==> flow/design.v <==
module DFF(clk, en, in, out);
  parameter n = 1 ;   
  input clk, en ;
  input [n-1:0] in ;
  output [n-1:0] out ;
  reg [n-1:0] out ;
  always @(posedge clk)
    if (en==1)
      out = in ;
endmodule
module Debounce(clk, rst, switch, deb_signal) ;
  input clk, rst, switch ;
  output deb_signal ;
  wire [9:0] count ;
  wire enable, enable_next, enable_next1, deb_signal_next, clear ;
  gCounter #(10) delay(clk, clear, clear|enable, count) ;
  assign deb_signal_next = rst ? 1'b0 : (count[9] & switch) ;
  assign clear = rst | (~switch & count[2]) ;
  assign enable_next1 = (~switch & ~deb_signal) ? enable : (switch & ~deb_signal) ;
  assign enable_next = rst ? 1'b0 : enable_next1 ;
  DFF #(1) deb_reg(clk, 1'b1, deb_signal_next, deb_signal);
  DFF #(1) enable_reg(clk, 1'b1, enable_next, enable);
endmodule
module Gamepad(clk, rst, right_in, left_in, c_start, a_b, down_in, up_in, right_out, left_out, c_out, a_out, down_out, up_out) ;
  input clk, rst, right_in, left_in, c_start, a_b, down_in, up_in ;
  output right_out, left_out, c_out, a_out, down_out, up_out ;
  Debounce switch1(clk, rst, ~right_in, right_out) ;
  Debounce switch2(clk, rst, ~left_in, left_out) ;
  Debounce switch3(clk, rst, ~down_in, down_out) ;
  Debounce switch4(clk, rst, ~up_in, up_out) ;
  Debounce switch5(clk, rst, ~c_start, c_out) ;
  Debounce switch6(clk, rst, ~a_b, a_out) ;
endmodule  
module gCounter (clk, rst, en, count);
  parameter n=3;
  input clk, rst, en;
  output [n-1:0] count;
  wire [n-1:0] next_count, count;
  DFF #(n) count_reg(clk, en, next_count, count);
  assign next_count = rst ? {n{1'b0}} : (count+1);
endmodule
Step by step through the tools: Gamepad
Tool output for the design above, in the order of the flow.
Line numbers count from 1 in the design file above.
Library cell names are shortened.
{ "inputs": {"top_module": "Gamepad", "clock_port": "clk", "library": "sky130hd", "corner": "tt_025C_1v80"} }

Word-level counts
Source: Yosys, flattened and elaborated, memories not mapped. Widths are those after wreduce; folded enables and synchronous resets count as part of the registers. Registers that Yosys merges into a memory's read port (data or address) are not register bits. Print and check cells do not count. Equal cells are merged and count once.
{ "word_totals": {"inputBits": 8, "latch_bits": 0, "reg_bits": 72, "clocked_rd_ports_x_width": 0, "ram_bits": 0, "n_memories": 0, "romBits": 0} }
{ "classes": {"div_mod_pow": 0, "n_mux": 0, "n_addsub": 6, "n_eq": 0, "cmp": 0, "mul": 0, "reduce_and_logical": 0, "logic": 48, "shifts": 0} }
{ "op_table": {"columns": ["operator", "n"], "rows": [
  ["adder 10 x 1 -> 10 bit with constant B", 6],
  ["bitwise AND 1 bit", 24],
  ["OR 1 bit", 12],
  ["NOT 1 bit", 12]
]} }

Depth
Depth = most cells in a row (Yosys ltp): at word level without a register or memory, in the mapped netlist without a sequential cell, where the memories' decode and read muxes count.
{ "depth": {"ltp_word": 3, "ABC_AREA": 0, "mapped_depth": 4} }

Synthesis result
Source: synth_stat.txt of the flow (Yosys; design flattened, memories mapped). It holds for the ABC_AREA given above (unset counts as 0); a run with the other value may have another netlist.
{ "mapped": {"stdcells": 310, "seq_area_um2": 2042.0, "ffs": 72, "yosys_area_um2": 3460.8} }
{ "by_type": {"columns": ["type", "n"], "rows": [
  ["edfxtp_1", 60],
  ["dfxtp_1", 12],
  ["a21oi_1", 30],
  ["or3_1", 19],
  ["nand3_1", 20],
  ["xor2_1", 11],
  ["nor2_1", 25],
  ["o21ai_0", 18],
  ["ha_1", 6],
  ["nand2_1", 20],
  ["inv_1", 18],
  ["xnor2_1", 7],
  ["o31ai_1", 7],
  ["nand4_2", 4],
  ["a211oi_1", 6],
  ["a21o_1", 6],
  ["nor3b_1", 6],
  ["or4_1", 6]
]} }
Not listed: further types 12, cells in them 29.
The figures by module come from a second, unflattened synthesis with its own total; it is not the netlist above.
{ "unflattened": {"cells_unflattened": 336, "hier_area_um2": 3731.1} }
Rows give one instance, submodules left out.
{ "by_module": {"columns": ["mod", "n_cells", "seq_area_um2", "instances", "mod_area_um2"], "rows": [
  ["DFF (n=10)", 10, 300.3, 6, 300.3],
  ["gCounter (n=10)", 35, 0.0, 6, 216.5],
  ["DFF (n=1)", 1, 30.0, 12, 30.0],
  ["Debounce", 8, 0.0, 6, 41.3],
  ["Gamepad", 6, 0.0, 1, 22.5]
]} }

Worst setup path after synthesis
Path of least setup slack by OpenSTA after synthesis, without wires, with an ideal clock, recovery checks aside; 20% of the period is set as input and as output delay. Where synthesis merged equal registers, the netlist keeps one of their names.
{ "synth_path": {"path_kind": "flip-flop to flip-flop", "start": "reg switch6.delay.count_reg.out[0]", "end": "reg switch6.delay.count_reg.out[8]", "required_ps": 2063, "path_slack_ps": 757, "launch_ps": 0, "arrival_ps": 1306, "path_delay_ps": 1453, "path_stages": 5, "clock_period_ps": 2210, "synth_period_reached_ps": 1453} }
"path_delay_ps" = arrival - input delay + setup time.
"path_stages" counts driving pins, that of a launching flip-flop among them; a cell with two outputs on the path counts twice.
"synth_period_reached_ps" is the clock period less the worst setup slack; recovery checks do not enter. This is arithmetic on one report: input and output delays are still those of the set period (20% each).
The rows between start and end are the longest chain of elaborated cells between them; the timing report does not say that the signal goes this way. Where chains are equally long, one stands for them.
Each line given opens the expression or statement behind the cell; cells for indexed reads and writes are added by Yosys, which also makes memories of some case tables.
{ "synth_between": {"path_cell_list": "edfxtp_1 ha_1 inv_1 or4_1 a21oi_1", "elab_chain_cells": 1, "cone_cells": 1, "lines_between": 1} }
{ "synth_rtl": {"columns": ["element", "line_no", "source"], "rows": [
  ["start: declaration", 5, "output [n-1:0] out ;"],
  ["start: assignment", 9, "out = in ;"],
  ["adder 10 x 1 -> 10 bit", 40, "assign next_count = rst ? {n{1'b0}} : (count+1);"],
  ["end: assignment", 9, null],
  ["end: declaration", 5, null]
]} }

Path in the finished layout
From the final timing report of run A: the path of least setup slack in the routed layout; clock arrival at registers is part of the times.
The report prints the path's times to 10 ps; the period is as set.
{ "layout_path": {"path_kind": "input port to flip-flop", "start": "in rst", "end": "reg switch4.delay.count_reg.out[2]", "required_ps": 2560, "clock_period_ps": 2570, "input_delay_ps": 510, "launch_ps": 510, "path_slack_ps": 780, "path_stages": 4, "arrival_ps": 1780} }
The rows between start and end are the longest chain of elaborated cells between them; the timing report does not say that the signal goes this way. Where chains are equally long, one stands for them.
{ "layout_between": {"path_cell_list": "clkdlybuf4s50_1 buf_4 a21o_1 nand2b_1", "elab_chain_cells": 2, "cone_cells": 2, "lines_between": 2} }
{ "layout_rtl": {"columns": ["element", "line_no", "source"], "rows": [
  ["start: declaration", 25, "input clk, rst, right_in, left_in, c_start, a_b, down_in, up_in ;"],
  ["OR 1 bit", 18, "assign clear = rst | (~switch & count[2]) ;"],
  ["OR 1 bit", 16, "gCounter #(10) delay(clk, clear, clear|enable, count) ;"],
  ["end: assignment", 9, "out = in ;"],
  ["end: declaration", 5, "output [n-1:0] out ;"]
]} }

Hand-over note for Gamepad

Design Gamepad on sky130hd. What follows are 2 stored runs of the flow, each under its own settings; their order means nothing. The constraints put input and output delay at 20% of the set period each and load the outputs with 0.01 pF.
"achievedPeriod_ps" means the clock period less the worst setup slack. The figure is calculated, with input and output delays left at 20% of the set period.
"worst_path_allowed_less_slack_ps": the worst setup path's part of the clock period (all of it between registers, 20% less for each end at a port) less its slack. A launch clock that arrives late makes it longer, a capture clock that arrives late makes it shorter.
"power.total_mw" rests on the timing tool's default activity at the inputs, not on a simulated workload.
"worst_path_allowed_less_slack_ps" is known to 10 ps.
[
  {
    "run": "run A",
    "settings": { "period_ns": 2.57, "CORE_UTILIZATION": 44, "SETUP_SLACK_MARGIN": 0.39, "PLACE_DENSITY_LB_ADDON": 0.29, "HOLD_SLACK_MARGIN": 0.11, "ABC_AREA": 0, "GPL_ROUTABILITY_DRIVEN": 1, "CTS_CLUSTER_SIZE": 89, "CAP_MARGIN": 35, "SLEW_MARGIN": 30, "CORE_MARGIN": 2 },
    "results": { "layout_stdcell_area_um2": 3926.3, "final_hold_ws_ps": 421, "layout_utilization_pct": 51.1, "worst_setup_slack_ps": 780, "synthArea_um2": 3460.8, "worst_path_allowed_less_slack_ps": 1280, "critical_path_type": "input port to flip-flop", "power.total_mw": 2.938, "timing.setup.tns_ps": 0, "achievedPeriod_ps": 1790, "die_footprint_um2": 8590.5 }
  },
  {
    "run": "run B",
    "settings": { "period_ns": 1.29, "CORE_UTILIZATION": 40, "SETUP_SLACK_MARGIN": 0.22, "PLACE_DENSITY_LB_ADDON": 0.26, "CORE_ASPECT_RATIO": 0.74, "CORE_MARGIN": 7, "TNS_END_PERCENT": 35, "ABC_AREA": 0, "GPL_ROUTABILITY_DRIVEN": 1, "CAP_MARGIN": 10, "MIN_ROUTING_LAYER": "met1", "MAX_ROUTING_LAYER": "met4", "SLEW_MARGIN": 20 },
    "results": { "layout_stdcell_area_um2": 5371.4, "final_hold_ws_ps": 406, "layout_utilization_pct": 65.5, "worst_setup_slack_ps": -99, "synthArea_um2": 3460.8, "worst_path_allowed_less_slack_ps": 1390, "critical_path_type": "flip-flop to flip-flop", "power.total_mw": 7.259, "timing.setup.tns_ps": -1650, "achievedPeriod_ps": 1389, "die_footprint_um2": 11482.1 }
  }
]

End of note.
